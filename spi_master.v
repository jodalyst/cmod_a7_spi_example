==> flow/design.v <==
`timescale 1ns / 1ps
module spi_master(input sysclk,
    input [2:0] ss,  
    input [7:0] data_in, 
    input [15:0] how_many_bytes,  
    input miso,
    output reg sck,
    output reg mosi,
    output reg [7:0] cs,  
    output reg [7:0] data_out,
    output reg busy, 
    output reg new_data,
	 output reg load,
    input rst,
    input trigger  
    );
	 reg [7:0] buffer_in;  
    reg [7:0] buffer_out;  
    localparam IDLE = 4'h0,
        PRERUN1 = 4'h1,
        PRERUN2 = 4'h2,
        RUN = 4'h3,
        FINISH = 4'h4;
    reg [15:0] bytes_to_run;
    reg [15:0] byte_count;
    reg [4:0] state;
    reg [3:0] count;
    always @(posedge sysclk) begin
        if (rst)begin
            state <= IDLE; 
        end else begin 
			  case (state)
					IDLE: begin
						 sck <= 1'b0;  
						 if (trigger)begin
							  buffer_out <= data_in;
							  buffer_in<= 8'b0;
							  bytes_to_run <= how_many_bytes;
							  cs <= ~(8'b1<<(ss));  
							  data_out <= 8'b0;  
							  count <= 3'b0;  
							  state <= PRERUN1;  
							  busy <= 1'b1;
							  new_data <= 1'b0;
							  byte_count <= 16'b0;
							  load <=1'b0;
						 end else begin
							  cs <= ~(8'b0);   
							  mosi <= 1'b0;   
							  busy <= 1'b0; 
							  load <= 1;
							  new_data <= 1'b0;
						 end
					end 
					PRERUN1: begin
						 sck <= 1'b0;  
						 buffer_out <= {1'b0,buffer_out[7:1]};  
						 mosi <= buffer_out[0];  
						 count <= count +1;
						 state <= PRERUN2;
					end
					PRERUN2: begin
						 sck <= 1'b0;
						 state <= RUN;
					end
					RUN: begin
						 if (~sck)begin  
						     buffer_in <= {miso,buffer_in[7:1]}; 
							  if (count == 4'd8)begin  
							      new_data <= 1'b1;   
							      data_out <= {miso,buffer_in[7:1]};  
							      if (byte_count +1'b1 == bytes_to_run)begin   
						             sck <= 1'b0;  
				                   state <= FINISH;  
							      end
							      else begin
											buffer_out <= {1'b0,data_in[7:1]};  
											mosi <= data_in[0];  
					                 count <= 3'b1;
										  byte_count <= byte_count +1'b1;  
										  state <= RUN;  
									     sck <= ~sck;  
									 end
								 end
								else begin
									buffer_out <= {1'b0,buffer_out[7:1]};  
									mosi <= buffer_out[0];  
									sck <= ~sck;  
									count <= count +1;
									new_data <= 1'b0;  
								end
							end
							else begin
								sck= ~sck;
							end
					end
					FINISH: begin
						 cs <= ~(8'b0);
						 state <= IDLE;
					end
				endcase
			end
		end
endmodule
## From RTL to reports: spi_master

Tool output for the design above, in the order of the flow.
Lines are those of the file above, counted from 1.
Operators: Yosys type, input widths -> output width; for muxes data width and select width s.
Cell names lack the library's common part.
The mark n/a stands for no value.

- Top module: spi_master
- Clock port: sysclk
- Cell library: sky130hd
- Timing corner: tt_025C_1v80

## Word level

Counts by Yosys on the flattened word-level netlist (proc, flatten, opt, wreduce; memories kept). Register bits leave out memories and registers merged into their read ports (data or address). Print and check cells are left out. Cells with the same type and inputs are merged into one.

- Multiplexer cells: 42
- Reduce/logical cells: 18
- Equal/unequal tests: 12
- Add/subtract/negate cells: 2
- Bitwise gates (word level): 3
- Shifts and indexed selects: 1

Operators by type and width:

| cell | count |
|---|---|
| $mux 8 | 9 |
| $mux 16 | 4 |
| $pmux 8 s2 | 3 |
| $pmux 16 s2 | 1 |
| $pmux 5 s5 | 1 |
| $pmux 8 s3 | 1 |
| $add 16x1->16 const B | 1 |
| $eq 16x16->1 | 1 |
| $mux 4 | 4 |
| $reduce_and 5->1 | 3 |
| $mux 5 | 3 |
| $pmux 4 s3 | 1 |
| $mux 1 | 11 |
| $ne 2x2->1 const B | 5 |
| $eq 5x2->1 const B | 2 |
| $shl 1x3->8 const A | 1 |
| $reduce_and 4->1 | 2 |
| $not 8->8 | 1 |
| $reduce_and 2->1 | 3 |
| $reduce_bool 2->1 | 3 |
| $reduce_and 3->1 | 2 |
| $reduce_and 6->1 | 1 |
| $eq 5x1->1 const B | 1 |
| $eq 5x3->1 const B | 1 |
| $logic_not 5->1 | 1 |
| $reduce_bool 5->1 | 1 |
| $add 4x1->4 const B | 1 |
| $eq 4x4->1 const B | 1 |

Not listed: further kinds 7, cells in them 9.

- Output and inout port bits: 21
- Elaborated cells: 91
- Register bits: 78
- Input bits: 31

## Depth

Depth = most cells in a row (Yosys ltp): at word level without a register or memory, in the mapped netlist without a sequential cell, where the memories' decode and read muxes count.

- Word-level depth: 6
- ABC_AREA: 1
- Depth in mapped cells: 14
- Depth with buffers taken out: 14

## Synthesis result

The flow's flattened synthesis, as Yosys stat reports it; memories are mapped. The netlist is that of the ABC_AREA named above (0 if unset); the other value can give another one.
Totals and module areas in this step are rounded.

- Mapped cells: 410
- Mapped area: 3800 um^2
- Buffers: 3
- Flip-flop cells: 77
- Area of sequential cells: 2260 um^2

Cells by type:

| cell type | count | total area (um^2) |
|---|---|---|
| edfxtp_1 | 72 | 2.16E+03 |
| nand2_1 | 105 | 394.128 |
| nor2_1 | 63 | 236.477 |
| inv_1 | 58 | 217.709 |
| nand3_1 | 39 | 195.187 |
| dfxtp_1 | 5 | 100.096 |
| a221oi_1 | 7 | 61.309 |
| a21oi_1 | 11 | 55.053 |
| nand4_1 | 8 | 50.048 |
| nor2_4 | 4 | 45.043 |
| ha_1 | 3 | 37.536 |
| nand3b_1 | 5 | 37.536 |
| xor2_1 | 3 | 26.275 |
| o21ai_0 | 5 | 25.024 |
| xor3_1 | 1 | 23.773 |
| nand2_2 | 3 | 18.768 |
| nor2_2 | 3 | 18.768 |
| xnor2_1 | 2 | 17.517 |

Other cell types: 8; their cells: 13.

## Worst setup path after synthesis

Source: OpenSTA report_checks on the synthesized netlist (no wires, ideal clock, input and output delay 20% of the period each), path of least setup slack; recovery checks are left aside. Register names are those of the netlist, which keeps one name where synthesis merged equal registers.

- Path type: input to register
- From: input trigger
- To: register byte_count[0]
- Arrival time: 2.369 ns
- Path slack: 2.477 ns
- Delay of the path: 1.691 ns
- Time at the first pin: 1.042 ns
- Period: 5.21 ns
- Input delay: 1.042 ns
- Data required time: 4.846 ns
- Stages on the path: 6
- Buffers on the path: 0
- Setup time: 0.364 ns
- Synthesis period reached: 2.733 ns

"delay of the path" = arrival - input delay + setup time.
"stages on the path": output pins that drive a net of the path, with the launching flip-flop's if there is one; two outputs of one cell count as two.
"synthesis period reached" is the clock period less the worst setup slack; recovery checks do not enter. This is arithmetic on one report: input and output delays are still those of the set period (20% each).
The rows between start and end are the longest chain of elaborated cells between them; the timing report does not say that the signal goes this way. Where chains are equally long, one stands for them.
A line is the first line of the expression or statement that the cell stems from. Yosys adds cells for indexed reads and writes and turns some case tables into memories.
The path ends at the enable pin of a flip-flop; only ways to that pin are counted.

- Path through: nor2_1 -> nor2_1 -> inv_1 -> nor3_1 -> nand2_1 -> inv_1
- Length of the longest elaborated chain: 2
- Elaborated cells on any way between the ends: 2
- RTL lines with such cells: 0
- Classes of those cells: eq/ne (1); reduce/logical (1)

Ends and longest elaborated chain, post-synthesis:

| element | RTL line | text |
|---|---|---|
| start, declared | 15 | `input trigger` |
| $ne 2x2->1 | n/a |  |
| $reduce_and 6->1 | n/a |  |
| end, assigned | 45 | `byte_count <= 16'b0;` |
| end, assigned | 80 | `byte_count <= byte_count +1'b1;` |
| end, declared | 25 | `reg [15:0] byte_count;` |

Hand-over note for spi_master

Stored flow runs of spi_master (2 of them; Yosys, OpenROAD, sky130hd). They differ in their settings and are not a sequence. Constraints: input delay and output delay 20% of the set period each, output load 0.01 pF.

### Run 1

Settings: `period_ns=4.27`, `CORE_UTILIZATION=59`, `SETUP_SLACK_MARGIN=0.63`, `PLACE_DENSITY=0.45`, `CORE_ASPECT_RATIO=1.76`, `CELL_PAD_IN_SITES_GLOBAL_PLACEMENT=3`, `ABC_AREA=1`, `GPL_TIMING_DRIVEN=0`, `GPL_ROUTABILITY_DRIVEN=0`, `CTS_CLUSTER_DIAMETER=26`, `SLEW_MARGIN=30`, `CAP_MARGIN=20`, `CORE_MARGIN=2`

Incomplete, placement halted on GPL-0301.

### Run 2

Settings: `period_ns=3.36`, `CORE_UTILIZATION=51`, `PLACE_DENSITY_LB_ADDON=0.13`, `CORE_ASPECT_RATIO=0.71`, `CELL_PAD_IN_SITES_GLOBAL_PLACEMENT=1`, `CELL_PAD_IN_SITES_DETAIL_PLACEMENT=2`, `CTS_CLUSTER_SIZE=71`, `CTS_CLUSTER_DIAMETER=234`, `CAP_MARGIN=5`, `SLEW_MARGIN=10`, `MIN_ROUTING_LAYER=met2`, `MAX_ROUTING_LAYER=met5`, `CORE_MARGIN=2`

Incomplete, placement halted on DPL-0033.

End of note.
