==> flow/design.v <==
`timescale 1ns / 1ps
module dimmer(input clock,
    input [7:0] brightness,
    output driver
    );
    reg [7:0]counter;
    always @(posedge clock)begin
        counter<= counter+1;
    end
    assign driver= counter<brightness?1'b1:1'b0;
endmodule
-- Step by step through the tools: dimmer
The steps from the RTL of dimmer to its reports follow in flow order.
Lines are those of the file above, counted from 1.
Cell names lack the library's common part.
The mark - stands for no value.
- top module: dimmer
- clock: clock
- library: sky130hd
- corner: tt_025C_1v80

-- After elaboration
Yosys after proc, flatten, opt, wreduce and memory -nomap, before mapping. Enables and synchronous resets that opt folds into registers are not counted as muxes. Memory bits, and registers merged into a memory's read port (data or address), are not among the register bits. Print and check cells are not counted. Equal cells are merged and count once.
- bits in registers at 8
- bits in latches: 0
- bits in writable memories: 0
- noted memory bits (read-only): 0
- noted word width x clocked read ports: 0
- memories kept at 0
- bits of input ports at 9
- output and inout port bits: 1
- cells after elaboration: 4
- $add $sub $neg at 1
- multipliers at 0
- div/mod/pow operators: 0
- magnitude comparators at 1
- eq/ne operators at 0
- shift operators: 0
- muxes and demuxes: 1
- bitwise gates (word level): 0
- reduce/logical cells at 0
- operators by type and width (operator ; count):
    8-bit by 1-bit adder with 8-bit output with constant B ; 1
    8-bit < comparator ; 1
    1-bit two-way mux ; 1

-- Longest topological paths
Longest topological path by Yosys (ltp), each cell counted once; first at word level (registers and memories cut), then after technology mapping (sequential cells cut; the memories' decode and read muxes count).
- noted word-level depth: 2
- noted ABC_AREA: 0
- mapped depth: 5
- noted mapped depth without buffers: 5

-- Netlist
The flow's flattened synthesis, as Yosys stat reports it; memories are mapped. The netlist is that of the ABC_AREA named above (0 if unset); the other value can give another one.
- cell types (cell type ; count ; area in all (µm²)):
    dfxtp_1 ; 8 ; 160.154
    ha_1 ; 8 ; 100.096
    xor2_1 ; 4 ; 35.034
    inv_1 ; 8 ; 30.029
    a21oi_1 ; 4 ; 20.019
    nand3_1 ; 4 ; 20.019
    xnor2_1 ; 2 ; 17.517
    nand2_1 ; 4 ; 15.014
    nor2_1 ; 3 ; 11.261
    nand3_2 ; 1 ; 10.01
    nor3_2 ; 1 ; 10.01
    o211ai_1 ; 1 ; 7.507
    nand2_2 ; 1 ; 6.256
    nor2b_1 ; 1 ; 6.256
    o21ai_0 ; 1 ; 5.005
- cells in the netlist at 51
- synthesis area at 454.2 µm²
- noted sequential area: 160.2 µm²
- mapped flip-flops at 8
- noted buffers: 0

-- Timing after synthesis
OpenSTA on the mapped netlist: ideal clock, no wires. The path of least setup slack (recovery checks aside). Input and output delay are each 20% of the period. Register names are those of the netlist, which keeps one name where synthesis merged equal registers.
- path type: input to output
- start: input brightness[7]
- end: output driver
- period at 1540 ps
- external input delay: 308 ps
- noted external output delay: 308 ps
- launch time at the first pin at 308 ps
- arrival at 1074 ps
- data required time at 1232 ps
- slack: 158 ps
- path delay: 766 ps
- driving pins on the path at 5
- noted path buffers: 0
- synthesis period reached: 1382 ps
"path delay" is the arrival time less input delay plus setup time.
A path that ends at an output port has no setup time.
"driving pins on the path": output pins that drive a net of the path, with the launching flip-flop's if there is one; two outputs of one cell count as two.
"synthesis period reached" = period - worst setup slack (recovery checks aside). The figure is calculated, with input and output delays left at 20% of the set period.
Between the ends stands the longest chain of elaborated cells between them, by number of cells; it is not shown to be the way that was timed. Of several equally long chains one is given.
A line is the first line of the expression or statement that the cell stems from. Yosys adds cells for indexed reads and writes and turns some case tables into memories.
- cell sequence: inv_1 ha_1 a21oi_1 o211ai_1 a21oi_1
- noted length of the longest elaborated chain: 2
- elaborated cells between the ends (all ways): 2
- noted source lines of those cells: 1
- classes of those cells: 1 x compare; 1 x mux
- ends and longest elaborated chain, post-synthesis (element ; line ; RTL):
    start: declaration ; 3 ; input [7:0] brightness,
    8-bit < comparator ; 10 ; assign driver= counter<brightness?1'b1:1'b0;
    1-bit two-way mux ; 10 ;
    end: declaration ; 4 ; output driver

-- Timing after layout
From the final timing report of run B: the path of least setup slack in the routed layout; clock arrival at registers is part of the times.
The report prints the path's times to 10 ps; the period is as set.
- path type: input to output
- start: input brightness[2]
- end: output driver
- period at 1840 ps
- external input delay: 370 ps
- noted external output delay: 370 ps
- launch time at the first pin at 370 ps
- arrival at 1330 ps
- data required time at 1470 ps
- slack: 140 ps
- driving pins on the path at 7
- noted path buffers: 2
Between the ends stands the longest chain of elaborated cells between them, by number of cells; it is not shown to be the way that was timed. Of several equally long chains one is given.
- cell sequence: dlygate4sd2_1 inv_2 ha_4 a21oi_2 o21ai_1 a21oi_1 buf_2
- noted length of the longest elaborated chain: 2
- elaborated cells between the ends (all ways): 2
- noted source lines of those cells: 1
- classes of those cells: 1 x compare; 1 x mux
- ends and longest elaborated chain, post-layout (element ; line ; RTL):
    start: declaration ; 3 ; input [7:0] brightness,
    8-bit < comparator ; 10 ; assign driver= counter<brightness?1'b1:1'b0;
    1-bit two-way mux ; 10 ;
    end: declaration ; 4 ; output driver

==> runs of dimmer <==
dimmer through Yosys and OpenROAD on sky130hd: 2 stored runs, unordered, with their settings and measured results. The constraints put input and output delay at 20% of the set period each and load the outputs with 0.01 pF.
"period reached": clock period set for the run, less the worst setup slack. It is reckoned from that one timing run; input and output delays stay at 20% of the period that was set.
By "time of the worst setup path" is meant the share of the clock period that the worst setup path is allowed (20% is reserved at inputs, 20% at outputs), minus its slack. Clock arrival times at its registers enter into it.
"total design power": no workload was simulated; the value follows from the tool's default switching activity.
"time of the worst setup path" is given in steps of 10 ps.

Run A
Settings were period_ns = 1.45; CORE_UTILIZATION = 39; SETUP_SLACK_MARGIN = 0.25; CORE_ASPECT_RATIO = 0.65; CELL_PAD_IN_SITES_GLOBAL_PLACEMENT = 2; CELL_PAD_IN_SITES_DETAIL_PLACEMENT = 0; TNS_END_PERCENT = 75; GPL_TIMING_DRIVEN = 1; GPL_ROUTABILITY_DRIVEN = 1; CTS_CLUSTER_SIZE = 26; CTS_CLUSTER_DIAMETER = 362; CAP_MARGIN = 20; CORE_MARGIN = 2; SLEW_MARGIN = 20
- no results, floorplanning failed with PDN-0185

Run B
Settings were period_ns = 1.84; CORE_UTILIZATION = 29; PLACE_DENSITY_LB_ADDON = 0.13; HOLD_SLACK_MARGIN = 0.24; CORE_ASPECT_RATIO = 1.62; CORE_MARGIN = 5; CELL_PAD_IN_SITES_DETAIL_PLACEMENT = 0; CAP_MARGIN = 20; SLEW_MARGIN = 20
- total negative slack: 0 ps
- worst setup slack after layout at 137 ps
- noted the total design power: 0.3358 mW
- period reached: 1,703 ps
- standard-cell area of the final layout at 701.9 µm²
- time of the worst setup path: 970 ps
- critical path kind: input to output
- netlist area reported by Yosys: 454.2 µm²
- noted the total die area: 2,480.6 µm²
- worst hold slack in the final report at 448 ps
